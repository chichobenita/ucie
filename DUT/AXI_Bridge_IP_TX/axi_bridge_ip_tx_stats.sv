==> flow/design.v <==
module axi_bridge_ip_tx_stats #(
  parameter int FIFO_DEPTH = 16
)(
  input  logic                   clk_i,
  input  logic                   rst_ni,
  input  logic [31:0]            bytes_inc_i,
  input  logic                   bytes_inc_valid_i,
  input  logic                   frame_done_pulse_i,
  input  logic                   stall_cycle_en_i,
  input  logic [$clog2(FIFO_DEPTH+1)-1:0] fifo_level_i,
  output logic [31:0]            stat_tx_frames,
  output logic [31:0]            stat_tx_bytes,
  output logic [15:0]            stat_tx_fifo_level,
  output logic [31:0]            stat_tx_stall_cycles
);
  always_ff @(posedge clk_i or negedge rst_ni) begin
    if (!rst_ni) begin
      stat_tx_frames       <= '0;
      stat_tx_bytes        <= '0;
      stat_tx_fifo_level   <= '0;
      stat_tx_stall_cycles <= '0;
    end else begin
      stat_tx_fifo_level <= {{(16-$bits(fifo_level_i)){1'b0}}, fifo_level_i};
      if (bytes_inc_valid_i) begin
        stat_tx_bytes <= stat_tx_bytes + bytes_inc_i;
      end
      if (frame_done_pulse_i) begin
        stat_tx_frames <= stat_tx_frames + 1;
      end
      if (stall_cycle_en_i) begin
        stat_tx_stall_cycles <= stat_tx_stall_cycles + 1;
      end
    end
  end
endmodule
* From RTL to reports: axi_bridge_ip_tx_stats
What the tools print for axi_bridge_ip_tx_stats, step after step.
Line numbers count from 1 in the design file above.
Cell names lack the library's common part.
Not given: n/a
- Top module :: axi_bridge_ip_tx_stats
- Clock input :: clk_i
- Library :: sky130hd
- Library corner :: tt_025C_1v80

* Word-level counts
Source: Yosys, flattened and elaborated, memories not mapped. Widths are those after wreduce; folded enables and synchronous resets count as part of the registers. Registers that Yosys merges into a memory's read port (data or address) are not register bits. Print and check cells do not count. Equal cells are merged and count once.
- Bits in registers :: 101
- Latch bits :: 0
- RAM bits :: 0
- ROM bits :: 0
- Clocked read ports x word width :: 0
- Memories :: 0
- Bits of input ports :: 42
- Output and inout port bits :: 112
- Word-level cells :: 7
- Add/subtract/negate cells :: 3
- Multiply operators :: 0
- Divide/modulo/power cells :: 0
- Order comparisons :: 0
- Eq/ne operators :: 0
- Shifts and indexed selects :: 0
- Mux-type cells :: 0
- Bitwise operators :: 0
- Reductions and logical operators :: 0
** Operators with widths (count)
- 32-bit by 1-bit adder with 32-bit output with constant B :: 2
- 32-bit adder :: 1

* Logic depth
Depth = most cells in a row (Yosys ltp): at word level without a register or memory, in the mapped netlist without a sequential cell, where the memories' decode and read muxes count.
- Depth after elaboration :: 1
- ABC_AREA :: 0
- Depth in mapped cells :: 9
- Gate-level depth less buffers :: 9

* After synthesis
Source: synth_stat.txt of the flow (Yosys; design flattened, memories mapped). It holds for the ABC_AREA given above (unset counts as 0); a run with the other value may have another netlist.
Totals and module areas in this step are rounded.
- Standard cells after synthesis :: 608
- Synthesis area :: 6025 um2
- Sequential area :: 2527 um2
- Mapped flip-flops :: 101
- Buffers :: 32
** Cells by type
- dfrtp_1 :: count 101, area in all 2.53E+03 um2
- xnor2_1 :: count 58, area in all 507.987 um2
- ha_1 :: count 33, area in all 412.896 um2
- mux2_2 :: count 20, area in all 225.216 um2
- nand2_1 :: count 58, area in all 217.709 um2
- xor2_1 :: count 24, area in all 210.202 um2
- a21oi_1 :: count 32, area in all 160.154 um2
- nand3_1 :: count 30, area in all 150.144 um2
- nor2_1 :: count 38, area in all 142.637 um2
- nand4_1 :: count 22, area in all 137.632 um2
- buf_4 :: count 16, area in all 120.115 um2
- o21ai_0 :: count 18, area in all 90.086 um2
- a21o_1 :: count 11, area in all 82.579 um2
- o211ai_1 :: count 9, area in all 67.565 um2
- and3_1 :: count 9, area in all 56.304 um2
- inv_1 :: count 15, area in all 56.304 um2
- nor3_1 :: count 11, area in all 55.053 um2
- a211oi_1 :: count 6, area in all 45.043 um2
Not listed: further types 45, cells in them 97.

* Timing after synthesis
OpenSTA on the mapped netlist: ideal clock, no wires. The path of least setup slack (recovery checks aside). Input and output delay are each 20% of the period. Register names are those of the netlist, which keeps one name where synthesis merged equal registers.
- Path type :: in2reg
- From :: in bytes_inc_i[0]
- To :: reg stat_tx_bytes[16]
- Period :: 2.87 ns
- External input delay :: 0.574 ns
- Launch time at the first pin :: 0.574 ns
- Data arrival time :: 2.626 ns
- Required time :: 2.801 ns
- Setup slack :: 0.176 ns
- Path delay :: 2.121 ns
- Stages on the path :: 9
- Path buffers :: 0
- Period reached after synthesis :: 2.694 ns
"path delay" is the arrival time less input delay plus setup time.
"stages on the path" counts driving pins, that of a launching flip-flop among them; a cell with two outputs on the path counts twice.
"period reached after synthesis" = period - worst setup slack (recovery checks aside). The figure is calculated, with input and output delays left at 20% of the set period.
The rows between start and end are the longest chain of elaborated cells between them; the timing report does not say that the signal goes this way. Where chains are equally long, one stands for them.
Each line given opens the expression or statement behind the cell; cells for indexed reads and writes are added by Yosys, which also makes memories of some case tables.
- Path through :: ha_1 fa_1 a21o_1 a221oi_2 nor2_1 o21ai_0 a21oi_1 or4_1 nand3_1
- Length of the longest elaborated chain :: 1
** Ends and longest elaborated chain, after synthesis
- start, declared :: RTL line 6 : input  logic [31:0]            bytes_inc_i,
- 32-bit adder :: RTL line 25 : stat_tx_bytes <= stat_tx_bytes + bytes_inc_i;
- end, assigned :: RTL line 19 : stat_tx_bytes        <= '0;
- end, assigned :: RTL line 25
- end, declared :: RTL line 12 : output logic [31:0]            stat_tx_bytes,

* Worst path after layout
From the final timing report of run A: the path of least setup slack in the routed layout; clock arrival at registers is part of the times.
- Path type :: in2reg
- From :: in bytes_inc_i[0]
- To :: reg stat_tx_bytes[28]
- Period :: 5.41 ns
- External input delay :: 1.08 ns
- Launch time at the first pin :: 1.08 ns
- Data arrival time :: 3.87 ns
- Required time :: 5.63 ns
- Setup slack :: 1.76 ns
- Stages on the path :: 10
- Path buffers :: 1
The rows between start and end are the longest chain of elaborated cells between them; the timing report does not say that the signal goes this way. Where chains are equally long, one stands for them.
- Path through :: clkdlybuf4s50_1 ha_1 fa_1 a21o_1 a221oi_2 nor2_1 o21ai_0 a211o_1 a311o_1 o221ai_1
- Length of the longest elaborated chain :: 1
** Ends and longest elaborated chain, post-layout
- start, declared :: RTL line 6 : input  logic [31:0]            bytes_inc_i,
- 32-bit adder :: RTL line 25 : stat_tx_bytes <= stat_tx_bytes + bytes_inc_i;
- end, assigned :: RTL line 19 : stat_tx_bytes        <= '0;
- end, assigned :: RTL line 25
- end, declared :: RTL line 12 : output logic [31:0]            stat_tx_bytes,

--- measured runs ---
Measured data: module axi_bridge_ip_tx_stats, platform sky130hd, 2 stored runs of the flow under differing settings, order arbitrary. Input and output delays are each 20% of the period that was set; the output load is 0.01 pF.
"critical setup path time": the worst setup path's part of the clock period (all of it between registers, 20% less for each end at a port) less its slack. A launch clock that arrives late makes it longer, a capture clock that arrives late makes it shorter.
Results are given in rounded form.

** Run A
- Settings :: period_ns=5.41; CORE_UTILIZATION=36; SETUP_SLACK_MARGIN=0.49; PLACE_DENSITY_LB_ADDON=0.26; CORE_MARGIN=10; GPL_TIMING_DRIVEN=0; SLEW_MARGIN=30; CAP_MARGIN=20
- Die outline area :: 22310 um2
- Final worst hold slack :: 0.480 ns
- Utilization in the final report :: 49.0%
- Critical setup path time :: 2.57 ns
- Kind of the worst setup path :: in2reg
- Mapped cell area after synthesis :: 6025 um2
- Setup slack of the critical path :: 1.759 ns
- Total negative setup slack :: 0.000 ns

** Run B
- Settings :: period_ns=2.75; CORE_UTILIZATION=60; SETUP_SLACK_MARGIN=-0.13; PLACE_DENSITY_LB_ADDON=0.17; CORE_MARGIN=9; CELL_PAD_IN_SITES_GLOBAL_PLACEMENT=3; MAX_ROUTING_LAYER=met5; CAP_MARGIN=20; SLEW_MARGIN=20
- Outcome :: no results, placement failed with FLW-0024
--- end ---
